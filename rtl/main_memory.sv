==> flow/design.v <==
module main_memory #(
    parameter DATA_WIDTH = 32,       
    parameter ADDR_WIDTH = 32,       
)(
    input wire                     aclk,   
    input wire                     aresetn,  
    input wire [ADDR_WIDTH-1:0]    awaddr,
    input wire                     awvalid,
    output reg                     awready,
    input wire [DATA_WIDTH-1:0]    wdata,
    input wire                     wvalid,
    output reg                     wready,
    output reg [1:0]               bresp,
    output reg                     bvalid,
    input wire                     bready,
    input wire [ADDR_WIDTH-1:0]    araddr,
    input wire                     arvalid,
    output reg                     arready,
    output reg [DATA_WIDTH-1:0]    rdata,
    output reg [1:0]               rresp,
    output reg                     rvalid,
    input wire                     rready
);
    reg [DATA_WIDTH-1:0] memory [(1<<ADDR_WIDTH)-1:0];
    always @(posedge aclk) begin
        if (!aresetn) begin
            awready <= 1'b0;
            wready <= 1'b0;
            bvalid <= 1'b0;
            arready <= 1'b0;
            rvalid <= 1'b0;
        end else begin
            if (awvalid && !awready) begin
                awready         <= 1'b1;
            end else if (wvalid && awready && !wready) begin
                memory[awaddr]  <= wdata;
                wready          <= 1'b1;
                bresp           <= 2'b00;  
                bvalid          <= 1'b1;
            end else if (bvalid && bready) begin
                awready         <= 1'b0;
                wready          <= 1'b0;
                bvalid          <= 1'b0;
            end
            if (arvalid && !arready) begin
                arready         <= 1'b1;
                rdata           <= memory[araddr];
                rresp           <= 2'b00; 
                rvalid          <= 1'b1;
            end else if (rvalid && rready) begin
                arready         <= 1'b0;
                rvalid          <= 1'b0;
            end
        end
    end
endmodule
=== Reports on main_memory ===
What the tools print for main_memory, step after step.
Lines are those of the file above, counted from 1.
Cell names lack the library's common part.
Not given: -

* Design top: main_memory
* Clock: aclk
* Cell library: sky130hd
* Corner: tt_025C_1v80

=== Elaborated design ===
Yosys after proc, flatten, opt, wreduce and memory -nomap, before mapping. Memory bits, and registers merged into a memory's read port (data or address), are not among the register bits. Print and check cells are not counted. Equal cells are merged and count once.
Yosys's memory passes give these memory sizes; they may raise the number of words (mostly to a power of two), join words into wider ones and drop unused or constant bits.

* Input bits: 103
* Elaborated cells: 36
* Word width x clocked read ports: 32
* Register bits: 3
* Memories kept: 1
* Bits in writable memories: 64
* Output and inout bits: 41

* Muxes and demuxes: 15
* Bitwise logic cells: 1
* Equal/unequal tests: 1
* Reductions and logical operators: 15

{| class="wikitable"
|+ Memory list
! name !! depth !! bits a word !! rd ports !! wr ports !! line !! RTL
|-
| memory || 2 || 32 || 1 || 1 || 24 || <nowiki>reg [DATA_WIDTH-1:0] memory [(1<<ADDR_WIDTH)-1:0];</nowiki>
|}

{| class="wikitable"
|+ Operators by type and width
! operator !! number
|-
| 32-bit 2-to-1 mux || 6
|-
| 1-bit 2-to-1 mux || 9
|-
| 1-bit logical AND || 6
|-
| 2-bit AND reduction || 3
|-
| 2-bit nonzero test || 3
|-
| 1-bit logical NOT || 3
|-
| 2-bit inequality test with constant B || 1
|-
| 1-bit NOT || 1
|}

=== Logic depth ===
Depth = most cells in a row (Yosys ltp): at word level without a register or memory, in the mapped netlist without a sequential cell, where the memories' decode and read muxes count.

* Depth in word-level cells: 5
* ABC_AREA: 1
* Gate-level depth with buffers: 6

=== Synthesis result ===
The flow's flattened synthesis, as Yosys stat reports it; memories are mapped. The netlist is that of the ABC_AREA named above (0 if unset); the other value can give another one.

{| class="wikitable"
|+ Cells by type
! cell !! number !! area in all (µm²)
|-
| edfxtp_1 || 96 || 2.88E+03
|-
| mux2_4 || 30 || 450.432
|-
| nor2_1 || 30 || 112.608
|-
| nand2_1 || 24 || 90.086
|-
| buf_12 || 3 || 60.058
|-
| dfxtp_1 || 3 || 60.058
|-
| buf_4 || 6 || 45.043
|-
| inv_1 || 7 || 26.275
|-
| mux2_2 || 2 || 22.522
|-
| nand3_1 || 4 || 20.019
|-
| nor3_1 || 3 || 15.014
|-
| nand4_1 || 2 || 12.512
|-
| buf_6 || 1 || 11.261
|-
| o211ai_1 || 1 || 7.507
|-
| o22ai_1 || 1 || 6.256
|-
| a21oi_1 || 1 || 5.005
|-
| conb_1 || 1 || 3.754
|}

* Mapped area: 3,831.2 µm²
* Standard cells after synthesis: 215
* Sequential part of the area: 2,942.8 µm²
* Flip-flops: 99

=== Timing after synthesis ===
Path of least setup slack by OpenSTA after synthesis, without wires, with an ideal clock, recovery checks aside; 20% of the period is set as input and as output delay. Where synthesis merged equal registers, the netlist keeps one of their names.

* Path type: input port to flip-flop
* Start point: input port aresetn
* End point: memory (no name shown)
* Arrival: 2,705 ps
* Time at the first pin: 982 ps
* Setup time: 422 ps
* Period: 4,910 ps
* Driving pins on the path: 4
* Path slack: 1,783 ps
* Required time: 4,488 ps
* Path delay: 2,145 ps
* Synthesis period reached: 3,127 ps

"path delay" is the arrival time less input delay plus setup time.
"driving pins on the path" counts driving pins, that of a launching flip-flop among them; a cell with two outputs on the path counts twice.
"synthesis period reached" is the clock period less the worst setup slack; recovery checks do not enter. This is arithmetic on one report: input and output delays are still those of the set period (20% each).
The rows between start and end are the longest chain of elaborated cells between them; the timing report does not say that the signal goes this way. Where chains are equally long, one stands for them.
A line is the first line of the expression or statement that the cell stems from. Yosys adds cells for indexed reads and writes and turns some case tables into memories.
Only ways into the end's enable, where the timed path ends, are counted here.

* Path through: inv_1 nor3_1 nand3_1 nor2_1
* Cells in the longest elaborated chain: 1

{| class="wikitable"
|+ Ends and longest elaborated chain, after synthesis
! item !! line !! RTL
|-
| from (decl) || 6 || <nowiki>input wire                     aresetn,</nowiki>
|-
| 32-bit 2-to-1 mux || 26 || <nowiki>if (!aresetn) begin</nowiki>
|}

=== Worst path after layout ===
From the final timing report of run A: the path of least setup slack in the routed layout; clock arrival at registers is part of the times.
The path's times are printed in steps of 10 ps; the period is the one set.

* Path type: input port to flip-flop
* Start point: input port aresetn
* End point: memory (no name shown)
* Path slack: 1,090 ps
* Period: 3,490 ps
* Driving pins on the path: 6
* Arrival: 2,370 ps
* Time at the first pin: 700 ps
* Required time: 3,460 ps
* Setup time: 350 ps

The rows between start and end are the longest chain of elaborated cells between them; the timing report does not say that the signal goes this way. Where chains are equally long, one stands for them.
Only ways into the end's enable, where the timed path ends, are counted here.

* Path through: clkdlybuf4s50_1 inv_1 nor3_1 nand3_1 nor2_4 buf_4
* Cells in the longest elaborated chain: 1

{| class="wikitable"
|+ Ends and longest elaborated chain, after layout
! item !! line !! RTL
|-
| from (decl) || 6 || <nowiki>input wire                     aresetn,</nowiki>
|-
| 32-bit 2-to-1 mux || 26 || <nowiki>if (!aresetn) begin</nowiki>
|}

## Implementation results

Settings and measured results of 2 stored flow runs for module main_memory (sky130hd), not sorted in any way. The constraints put input and output delay at 20% of the set period each and load the outputs with 0.01 pF.
By "period reached" is meant the clock period of the run minus its worst setup slack. This is arithmetic on one report: input and output delays are still those of the set period (20% each).
"worst setup path time" = time allowed to the worst setup path (clock period - input delay - output delay, where it has them) - its slack; a late launch clock adds to it, a late capture clock takes from it.
"total power of the final layout": no workload was simulated; the value follows from the tool's default switching activity.
"worst setup path time" is given in steps of 10 ps.

=== Run A ===
{| class="wikitable"
! Setting !! Value
|-
| period_ns || 3.49
|-
| CORE_UTILIZATION || 26
|-
| PLACE_DENSITY || 0.75
|-
| CORE_MARGIN || 10
|-
| CELL_PAD_IN_SITES_GLOBAL_PLACEMENT || 1
|-
| TNS_END_PERCENT || 90
|-
| ABC_AREA || 1
|-
| CTS_CLUSTER_SIZE || 24
|-
| CAP_MARGIN || 20
|-
| SLEW_MARGIN || 20
|-
! Result !! Value
|-
| Post-synthesis cell area || 3,831.2 µm²
|-
| Full die area || 19,991.1 µm²
|-
| Standard-cell area after layout || 5,350.1 µm²
|-
| Worst setup slack after layout || 1,093 ps
|-
| Total negative slack on setup checks || 0 ps
|-
| Worst hold slack || 501 ps
|-
| Total power of the final layout || 2,390 µW
|-
| Period reached || 2,397 ps
|-
| Worst setup path time || 1,700 ps
|-
| Worst path kind || input port to flip-flop
|}

=== Run B ===
{| class="wikitable"
! Setting !! Value
|-
| period_ns || 2.34
|-
| CORE_UTILIZATION || 24
|-
| SETUP_SLACK_MARGIN || -0.21
|-
| PLACE_DENSITY_LB_ADDON || 0.16
|-
| CORE_MARGIN || 2
|-
| CELL_PAD_IN_SITES_GLOBAL_PLACEMENT || 0
|-
| TNS_END_PERCENT || 90
|-
| GPL_TIMING_DRIVEN || 0
|-
| GPL_ROUTABILITY_DRIVEN || 0
|-
| CTS_CLUSTER_SIZE || 86
|-
| CAP_MARGIN || 35
|-
| SLEW_MARGIN || 20
|-
! Result !! Value
|-
| Post-synthesis cell area || 3,584.7 µm²
|-
| Full die area || 15,930.2 µm²
|-
| Standard-cell area after layout || 5,300.1 µm²
|-
| Worst setup slack after layout || 1 ps
|-
| Total negative slack on setup checks || 0 ps
|-
| Worst hold slack || 519 ps
|-
| Total power of the final layout || 3,560 µW
|-
| Period reached || 2,339 ps
|-
| Worst setup path time || 1,870 ps
|-
| Worst path kind || input port to flip-flop
|}
